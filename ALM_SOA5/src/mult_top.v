==> flow/design.v <==
module ALM_SOA5(
    input [7:0] x,
    input [7:0] y,
    output [15:0] p
    );
	wire [7:0] x_abs;
	wire [7:0] y_abs;
	assign x_abs = x ^ {8{x[7]}};
	assign y_abs = y ^ {8{y[7]}};
	wire [7:0] kx;
	wire zero_x;
	wire [2:0] code_x;    
    LOD8 LODx (
		.data_i(x_abs),
		.zero_o(zero_x),
		.data_o(kx)
	 ); 
	PriorityEncoder_8 PEx (
		.data_i(kx),
		.code_o(code_x)
	 ); 
	wire [7:0] ky;
	wire zero_y;
	wire [2:0] code_y;
	LOD8 LODy (
		.data_i(y_abs),
		.zero_o(zero_y),
		.data_o(ky)
	 ); 
	PriorityEncoder_8 PEy (
			.data_i(ky),
			.code_o(code_y)
		 ); 
    wire [2:0] code_x_inv;
	wire [2:0] barrel_x;
	assign code_x_inv = ~code_x;
	Barrel8L BShiftx (
		.data_i(x_abs),
		.shift_i(code_x_inv),
		.data_o(barrel_x)
 	 ); 
	wire [2:0] code_y_inv;
	wire [2:0] barrel_y;
	assign code_y_inv = ~code_y;
	Barrel8L BShifty (
		.data_i(y_abs),
		.shift_i(code_y_inv),
		.data_o(barrel_y)
 	);
	wire [5:0] op1;
	wire [5:0] op2;
	wire [10:0] L;
	wire c_in;
	assign op1 = {1'b0,code_x,barrel_x[2:1]};
	assign op2 = {1'b0,code_y,barrel_y[2:1]};
	assign c_in = barrel_x[0] & barrel_y[0];
	assign L[10:5] = op1 + op2 + c_in;
	assign L[4:0] = {5{1'b1}};
	wire [15:0] tmp_out; 
	AntiLog anti_log(
		.data_i(L),
		.data_o(tmp_out)
	);
	wire prod_sign; 
	wire [15:0] tmp_sign;
	assign prod_sign = x[7] ^ y[7];
	assign tmp_sign = {16{prod_sign}} ^ tmp_out;
	wire not_zero;
	assign not_zero = (~zero_x | x[15] | x[0]) & (~zero_y | y[15] | y[0]);
	assign p = not_zero ? tmp_sign : 16'b0;
endmodule
module AntiLog(
	input [10:0] data_i,
	output [15:0] data_o
	);
	wire [15:0] l1_in;
	wire [15:0] l1_out;
	wire [3:0] k_enc;
	wire [3:0] k_enc_inc;
	assign l1_in = {8'b0,1'b1,data_i[6:0]};
	assign k_enc = {1'b0,data_i[9:7]};
	carry_lookahead_inc inc_inst(
     .i_add1(k_enc),
     .o_result(k_enc_inc)
     );	
	Barrel16L L1shift (
		.data_i(l1_in),
		.shift_i(k_enc_inc),
		.data_o(l1_out)
 	 );
	wire [7:0] r_in;
	wire [7:0] r_out;
	wire [2:0] enc;
	assign enc = ~data_i[9:7];
	assign r_in = {1'b1,data_i[6:0]};
	Barrel8R Rshift (
		.data_i(r_in),
		.shift_i(enc),
		.data_o(r_out)
 	 );
	wire lr;
	wire [7:0] out_msb;
	assign lr = data_i[10];
	assign out_msb = {8{lr}} & l1_out[15:8];
	wire [7:0] out_lsb;
	assign out_lsb = lr ? l1_out[7:0] : r_out;
	assign data_o = {out_msb,out_lsb};
endmodule
module LOD8(
    input [7:0] data_i,
    output zero_o,
    output [7:0] data_o
    );
    wire [7:0] z;
    wire [1:0] zdet;
    wire [1:0] select;
    assign zdet[1] = |(data_i[7:4]) ;
    assign zdet[0] = |(data_i[3:0]);
    assign zero_o = ~( zdet[1] | zdet[0]);
    LOD4 lod2_1 (
        .data_i(data_i[7:4]), 
        .data_o(z[7:4])
        );
    LOD4 lod2_0 (
        .data_i(data_i[3:0]), 
        .data_o(z[3:0])
        );
    LOD2 Middle(
        .data_i(zdet), 
        .data_o(select)       
    );
	wire [7:0] tmp_out;
	Muxes2in1Array4 Inst_MUX214_1 (
        .data_i(z[7:4]), 
        .select_i(select[1]), 
        .data_o(tmp_out[7:4])
    );
    Muxes2in1Array4 Inst_MUX214_0 (
        .data_i(z[3:0]), 
        .select_i(select[0]), 
        .data_o(tmp_out[3:0])
    );
    assign data_o = tmp_out;
endmodule
module LOD4(
    input [3:0] data_i,
    output [3:0] data_o
    );
    wire mux0;
    wire mux1;
    wire mux2;
    assign mux2 = (data_i[3]==1) ? 1'b0 : 1'b1;
    assign mux1 = (data_i[2]==1) ? 1'b0 : mux2;
    assign mux0 = (data_i[1]==1) ? 1'b0 : mux1;
    assign data_o[3] = data_i[3];
    assign data_o[2] =(mux2 & data_i[2]);
    assign data_o[1] =(mux1 & data_i[1]);
    assign data_o[0] =(mux0 & data_i[0]);
endmodule
module LOD2(
    input [1:0] data_i,
    output [1:0] data_o
    );
    assign data_o[1] = data_i[1];
    assign data_o[0] = ~data_i[1] & data_i[0];
endmodule
module Muxes2in1Array4(
    input [3:0] data_i,
    input select_i,
    output [3:0] data_o
    );
	assign data_o[3] = select_i ? data_i[3] : 1'b0;
	assign data_o[2] = select_i ? data_i[2] : 1'b0;
	assign data_o[1] = select_i ? data_i[1] : 1'b0;
	assign data_o[0] = select_i ? data_i[0] : 1'b0;
endmodule
module PriorityEncoder_8(
    input [7:0] data_i,
    output [2:0] code_o
    );
    wire [3:0] tmp0;
    assign tmp0 = {data_i[7],data_i[5],data_i[3],data_i[1]};
    OR_tree code0(tmp0,code_o[0]);
    wire [3:0] tmp1;
    assign tmp1 = {data_i[7],data_i[6],data_i[3],data_i[2]};
    OR_tree code1(tmp1,code_o[1]);
    wire [3:0] tmp2;
    assign tmp2 = {data_i[7],data_i[6],data_i[5],data_i[4]};
    OR_tree code2(tmp2,code_o[2]);
endmodule
module OR_tree(
    input [3:0] data_i,
    output data_o
    );
    wire [1:0] tmp1;
    assign tmp1 = data_i[1:0] | data_i[3:2];
    assign data_o = tmp1[0] | tmp1[1];
endmodule
module Barrel8L(
    input [7:0] data_i,
    input [2:0] shift_i,
    output [2:0] data_o
    );
   reg [15:0] tmp;
   always @*
      case (shift_i)
         3'b000: tmp = data_i;
         3'b001: tmp = data_i << 1;
         3'b010: tmp = data_i << 2;
         3'b011: tmp = data_i << 3;
         3'b100: tmp = data_i << 4;
         3'b101: tmp = data_i << 5;
         3'b110: tmp = data_i << 6;
         default: tmp = data_i << 7;
      endcase
	assign data_o = tmp[7:5];
endmodule
module Barrel8R(
    input [7:0] data_i,
    input [2:0] shift_i,
    output reg [7:0] data_o
    );
   always @*
      case (shift_i)
         3'b000: data_o = data_i;
         3'b001: data_o = data_i << 1;
         3'b010: data_o = data_i << 2;
         3'b011: data_o = data_i << 3;
         3'b100: data_o = data_i << 4;
         3'b101: data_o = data_i << 5;
         3'b110: data_o = data_i << 6;
         default: data_o = data_i << 7;
      endcase
endmodule
module Barrel16L(
    input [15:0] data_i,
    input [3:0] shift_i,
    output reg [15:0] data_o
    );
   always @*
      case (shift_i)
         4'b0000: data_o = data_i;
         4'b0001: data_o = data_i << 1;
         4'b0010: data_o = data_i << 2;
         4'b0011: data_o = data_i << 3;
         4'b0100: data_o = data_i << 4;
         4'b0101: data_o = data_i << 5;
         4'b0110: data_o = data_i << 6;
         4'b0111: data_o = data_i << 7;
         default:  data_o = data_i << 8;
      endcase
endmodule
module carry_lookahead_inc
  (
   input [3:0] i_add1,
   output [3:0]  o_result
   );
  wire [4:0]     w_C;
  wire [3:0]   w_SUM;
  genvar  ii;
  generate 
    for (ii=0; ii<4; ii=ii+1) 
      begin: oncetold
         assign w_SUM[ii] = i_add1[ii] ^ w_C[ii];
      end
  endgenerate
  genvar jj;
  generate
    for (jj=0; jj<4; jj=jj+1) 
      begin : somebody
        assign w_C[jj+1] = (i_add1[jj] & w_C[jj]);
      end
  endgenerate
  assign w_C[0] = 1'b1;  
  assign o_result =  w_SUM;    
endmodule  
module mult_top(
    input clk,
    input  [15:0] x,
    input  [15:0] y,
    output reg [31:0] p_out
    );
    wire [31:0] P_vec;
    reg [15:0] X_vec;
    reg [15:0] Y_vec;
    ALM_SOA5 mult(X_vec,Y_vec,P_vec); 
    always @(posedge clk) 
    begin
        p_out = P_vec;
        X_vec = x;
        Y_vec = y;
    end
endmodule 
---- Reports on mult_top ----
Tool output for the design above, in the order of the flow.
Lines are those of the file above, counted from 1.
The mark n/a stands for no value.
design
  top ..................................... mult_top
  clock input ............................. clk
  cell library ............................ sky130hd
  corner .................................. tt_025C_1v80

---- After elaboration ----
Source: Yosys, flattened and elaborated, memories not mapped. Widths are those after wreduce; folded enables and synchronous resets count as part of the registers. Registers that Yosys merges into a memory's read port (data or address) are not register bits. Print and check cells do not count. Equal cells are merged and count once.
cells by class
  add/subtract/negate cells ............... 2
  eq/ne operators ......................... 25
  multiplexer cells ....................... 29
  bitwise gates (word level) .............. 40
  reductions and logical operators ........ 8
operators by type and width
  kind                                    number
  parallel mux 8 bit (select 7 bit)       3
  parallel mux 16 bit (select 8 bit)      1
  == test 3 bit with constant B           9
  two-way mux 1 bit                       24
  == test 3 x 2 -> 1 bit with constant B  6
  bitwise XOR 16 bit                      1
  == test 4 x 3 -> 1 bit with constant B  4
  OR reduction 4 bit                      4
  bitwise XOR 8 bit                       2
  bitwise AND 1 bit                       15
  OR 2 bit                                6
  == test 3 x 1 -> 1 bit with constant B  3
  inverter 3 bit                          3
  logical NOT 3 bit                       3
  == test 4 x 2 -> 1 bit with constant B  2
  bitwise AND 8 bit                       1
  two-way mux 8 bit                       1
  OR 1 bit                                6
  adder 5 x 5 -> 6 bit                    1
  adder 6 x 1 -> 6 bit                    1
  == test 4 x 1 -> 1 bit with constant B  1
  logical NOT 4 bit                       1
  bitwise XOR 1 bit                       3
  inverter 1 bit                          3
bit counts
  register bits after elaboration ......... 32
  bits of input ports ..................... 33
  cells after elaboration ................. 107

---- Depth ----
Longest topological path by Yosys (ltp), each cell counted once; first at word level (registers and memories cut), then after technology mapping (sequential cells cut; the memories' decode and read muxes count).
logic depth
  depth in word-level cells ............... 19
  ABC_AREA ................................ 0
  gate-level depth with buffers ........... 23

---- Netlist ----
Yosys stat after the flow's synthesis: flattened, memories mapped to cells. It holds for the ABC_AREA given above (unset counts as 0); a run with the other value may have another netlist.
Totals and module areas in this step are rounded.
synthesis totals
  cell count .............................. 336
  mapped area ............................. 2839 um^2
  area of sequential cells ................ 640.6 um^2
  flip-flop cells ......................... 32
cell types
  cell type                  number  area in all (um^2)
  sky130_fd_sc_hd__dfxtp_1   32      640.614
  sky130_fd_sc_hd__buf_4     17      127.622
  sky130_fd_sc_hd__nand2_1   27      101.347
  sky130_fd_sc_hd__a21oi_1   19      95.091
  sky130_fd_sc_hd__nand2b_1  14      87.584
  sky130_fd_sc_hd__xnor2_1   10      87.584
  sky130_fd_sc_hd__o21ai_0   17      85.082
  sky130_fd_sc_hd__xor2_1    8       70.067
  sky130_fd_sc_hd__o211ai_1  9       67.565
  sky130_fd_sc_hd__nor2_1    17      63.811
  sky130_fd_sc_hd__ha_1      5       62.56
  sky130_fd_sc_hd__mux2i_1   6       60.058
  sky130_fd_sc_hd__buf_6     5       56.304
  sky130_fd_sc_hd__xnor2_4   2       55.053
  sky130_fd_sc_hd__buf_2     10      50.048
  sky130_fd_sc_hd__inv_1     12      45.043
  sky130_fd_sc_hd__o211ai_4  2       42.541
  sky130_fd_sc_hd__fa_1      2       40.038
Other cell types: 60; their cells: 122.
By module: a second synthesis without flattening, with its own total; a netlist apart from the flattened one above.
unflattened totals
  cell total of the unflattened synthesis .. 383
  area total of the unflattened synthesis .. 3438 um^2
Rows give one instance, submodules left out.
modules
  module               times used  cells  area (um^2)
  Barrel16L            1           130    925.9
  mult_top             1           49     764.5
  ALM_SOA5             1           60     526.8
  Barrel8L             2           19     183.9
  Barrel8R             1           31     236.5
  AntiLog              1           23     188.9
  LOD4                 4           4      36.3
  Muxes2in1Array4      4           4      25.0
  LOD8                 2           3      28.8
  OR_tree              6           1      7.5
  LOD2                 2           2      21.3
  carry_lookahead_inc  1           4      37.5
  PriorityEncoder_8    2           0      0.0

---- Timing after synthesis ----
Source: OpenSTA report_checks on the synthesized netlist (no wires, ideal clock, input and output delay 20% of the period each), path of least setup slack; recovery checks are left aside. Register names are those of the netlist, which keeps one name where synthesis merged equal registers.
timing path after synthesis
  kind .................................... reg2reg
  start ................................... register X_vec[7]
  end ..................................... register p_out[6]
  period .................................. 5.14 ns
  launch time at the first pin ............ 0.000 ns
  arrival ................................. 4.607 ns
  data required time ...................... 5.003 ns
  slack ................................... 0.396 ns
  path delay .............................. 4.744 ns
  stages on the path ...................... 22
  buffers on the path ..................... 2
  synthesis period reached ................ 4.744 ns
"path delay" is the arrival time less input delay plus setup time.
"stages on the path" counts driving pins, that of a launching flip-flop among them; a cell with two outputs on the path counts twice.
"synthesis period reached" is the clock period less the worst setup slack; recovery checks do not enter. This is arithmetic on one report: input and output delays are still those of the set period (20% each).
Between the ends stands the longest chain of elaborated cells between them, by number of cells; it is not shown to be the way that was timed. Of several equally long chains one is given.
A line is the first line of the expression or statement that the cell stems from. Yosys adds cells for indexed reads and writes and turns some case tables into memories.
on the way, after synthesis
  cell sequence ........................... sky130_fd_sc_hd__dfxtp_1 > sky130_fd_sc_hd__or3_1 > sky130_fd_sc_hd__o21ai_2 > sky130_fd_sc_hd__inv_1 > sky130_fd_sc_hd__nor4b_1 > sky130_fd_sc_hd__a2111o_1 > sky130_fd_sc_hd__o2111ai_1 > sky130_fd_sc_hd__fa_1 > sky130_fd_sc_hd__fa_1 > sky130_fd_sc_hd__buf_4 > sky130_fd_sc_hd__nand2b_4 > sky130_fd_sc_hd__a21oi_4 > sky130_fd_sc_hd__xnor2_4 > sky130_fd_sc_hd__inv_4 > sky130_fd_sc_hd__buf_6 > sky130_fd_sc_hd__ha_1 > sky130_fd_sc_hd__inv_1 > sky130_fd_sc_hd__or4_1 > sky130_fd_sc_hd__o211ai_2 > sky130_fd_sc_hd__o211ai_2 > sky130_fd_sc_hd__a211oi_2 > sky130_fd_sc_hd__xor2_1
  length of the longest elaborated chain .. 19
ends and longest elaborated chain, after synthesis
  element                             RTL line  text
  start: declaration                  284       reg [15:0] X_vec;
  start: assignment                   290       X_vec = x;
  bitwise XOR 8 bit                   8         assign x_abs = x ^ {8{x[7]}};
  two-way mux 1 bit                   152       assign mux2 = (data_i[3]==1) ? 1'b0 : 1'b1;
  two-way mux 1 bit                   153       assign mux1 = (data_i[2]==1) ? 1'b0 : mux2;
  two-way mux 1 bit                   154       assign mux0 = (data_i[1]==1) ? 1'b0 : mux1;
  bitwise AND 1 bit                   158       assign data_o[0] =(mux0 & data_i[0]);
  two-way mux 1 bit                   175       assign data_o[0] = select_i ? data_i[0] : 1'b0;
  OR 2 bit                            196       assign tmp1 = data_i[1:0] | data_i[3:2];
  [... 5 more ...]                    n/a
  adder 6 x 1 -> 6 bit                57        assign L[10:5] = op1 + op2 + c_in;
  bitwise AND 1 bit                   271       assign w_C[jj+1] = (i_add1[jj] & w_C[jj]);
  bitwise XOR 1 bit                   264       assign w_SUM[ii] = i_add1[ii] ^ w_C[ii];
  == test 4 x 3 -> 1 bit              241       case (shift_i)
  parallel mux 16 bit (select 8 bit)  241
  two-way mux 8 bit                   106       assign out_lsb = lr ? l1_out[7:0] : r_out;
  bitwise XOR 16 bit                  67        assign tmp_sign = {16{prod_sign}} ^ tmp_out;
  end: assignment                     289       p_out = P_vec;
  end: declaration                    281       output reg [31:0] p_out

---- Timing after layout ----
From the final timing report of flow run 1: the path of least setup slack in the routed layout; clock arrival at registers is part of the times.
timing path after layout
  kind .................................... reg2reg
  start ................................... register Y_vec[4]
  end ..................................... register p_out[6]
  period .................................. 3.76 ns
  launch time at the first pin ............ 0.28 ns
  arrival ................................. 4.70 ns
  data required time ...................... 3.99 ns
  slack ................................... -0.71 ns
  stages on the path ...................... 22
  buffers on the path ..................... 3
Between the ends stands the longest chain of elaborated cells between them, by number of cells; it is not shown to be the way that was timed. Of several equally long chains one is given.
on the way, after layout
  cell sequence ........................... sky130_fd_sc_hd__dfxtp_1 > sky130_fd_sc_hd__clkbuf_8 > sky130_fd_sc_hd__or2_4 > sky130_fd_sc_hd__o32a_1 > sky130_fd_sc_hd__a211oi_2 > sky130_fd_sc_hd__a311o_1 > sky130_fd_sc_hd__o2111ai_2 > sky130_fd_sc_hd__fa_2 > sky130_fd_sc_hd__fa_2 > sky130_fd_sc_hd__buf_6 > sky130_fd_sc_hd__nand2b_4 > sky130_fd_sc_hd__a21oi_4 > sky130_fd_sc_hd__xnor2_4 > sky130_fd_sc_hd__inv_4 > sky130_fd_sc_hd__buf_8 > sky130_fd_sc_hd__ha_4 > sky130_fd_sc_hd__inv_2 > sky130_fd_sc_hd__or4_4 > sky130_fd_sc_hd__o211ai_2 > sky130_fd_sc_hd__o211ai_2 > sky130_fd_sc_hd__a211oi_2 > sky130_fd_sc_hd__xor2_1
  length of the longest elaborated chain .. 18
ends and longest elaborated chain, after layout
  element                             RTL line  text
  start: declaration                  285       reg [15:0] Y_vec;
  start: assignment                   291       Y_vec = y;
  bitwise XOR 8 bit                   9         assign y_abs = y ^ {8{y[7]}};
  OR reduction 4 bit                  117       assign zdet[1] = |(data_i[7:4]) ;
  inverter 1 bit                      165       assign data_o[0] = ~data_i[1] & data_i[0];
  bitwise AND 1 bit                   165
  two-way mux 1 bit                   174       assign data_o[1] = select_i ? data_i[1] : 1'b0;
  OR 2 bit                            196       assign tmp1 = data_i[1:0] | data_i[3:2];
  OR 1 bit                            197       assign data_o = tmp1[0] | tmp1[1];
  [... 4 more ...]                    n/a
  adder 6 x 1 -> 6 bit                57        assign L[10:5] = op1 + op2 + c_in;
  bitwise AND 1 bit                   271       assign w_C[jj+1] = (i_add1[jj] & w_C[jj]);
  bitwise XOR 1 bit                   264       assign w_SUM[ii] = i_add1[ii] ^ w_C[ii];
  == test 4 x 3 -> 1 bit              241       case (shift_i)
  parallel mux 16 bit (select 8 bit)  241
  two-way mux 8 bit                   106       assign out_lsb = lr ? l1_out[7:0] : r_out;
  bitwise XOR 16 bit                  67        assign tmp_sign = {16{prod_sign}} ^ tmp_out;
  end: assignment                     289       p_out = P_vec;
  end: declaration                    281       output reg [31:0] p_out

# Flow runs of mult_top

Design mult_top on sky130hd. What follows are 2 stored runs of the flow, each under its own settings; their order means nothing. The constraints put input and output delay at 20% of the set period each and load the outputs with 0.01 pF.
"reached clock period" means the clock period less the worst setup slack. The figure is calculated, with input and output delays left at 20% of the set period.
"time of the worst setup path" = time allowed to the worst setup path (clock period - input delay - output delay, where it has them) - its slack; a late launch clock adds to it, a late capture clock takes from it.
"total power after layout" is the tool's figure for a default switching activity; nothing was simulated.
Measured values are rounded.

---- flow run 1 ----
settings
  period_ns = 3.76
  CORE_UTILIZATION = 44
  SETUP_SLACK_MARGIN = 0.19
  PLACE_DENSITY_LB_ADDON = 0.05
  CORE_ASPECT_RATIO = 0.93
  TNS_END_PERCENT = 65
  GPL_TIMING_DRIVEN = 0
  GPL_ROUTABILITY_DRIVEN = 0
  MAX_ROUTING_LAYER = met5
  CAP_MARGIN = 20
  CORE_MARGIN = 2
  SLEW_MARGIN = 20
results
  std-cell area (final layout) ............ 3811 um^2
  chip area in the Yosys report ........... 2839 um^2
  reached clock period .................... 4.468 ns
  smallest hold slack ..................... 0.881 ns
  die size ................................ 7111 um^2
  time of the worst setup path ............ 4.47 ns
  class of the worst setup path ........... reg2reg
  total power after layout ................ 2.080 mW
  worst setup slack after layout .......... -0.708 ns
  summed negative setup slack ............. -5.958 ns

---- flow run 2 ----
settings
  period_ns = 3.74
  CORE_UTILIZATION = 46
  PLACE_DENSITY_LB_ADDON = 0.04
  HOLD_SLACK_MARGIN = -0.07
  CELL_PAD_IN_SITES_DETAIL_PLACEMENT = 2
  TNS_END_PERCENT = 90
  ABC_AREA = 1
  GPL_ROUTABILITY_DRIVEN = 0
  SLEW_MARGIN = 30
  CAP_MARGIN = 20
  CORE_MARGIN = 2
results
  did not finish, placement stopped with DPL-0033
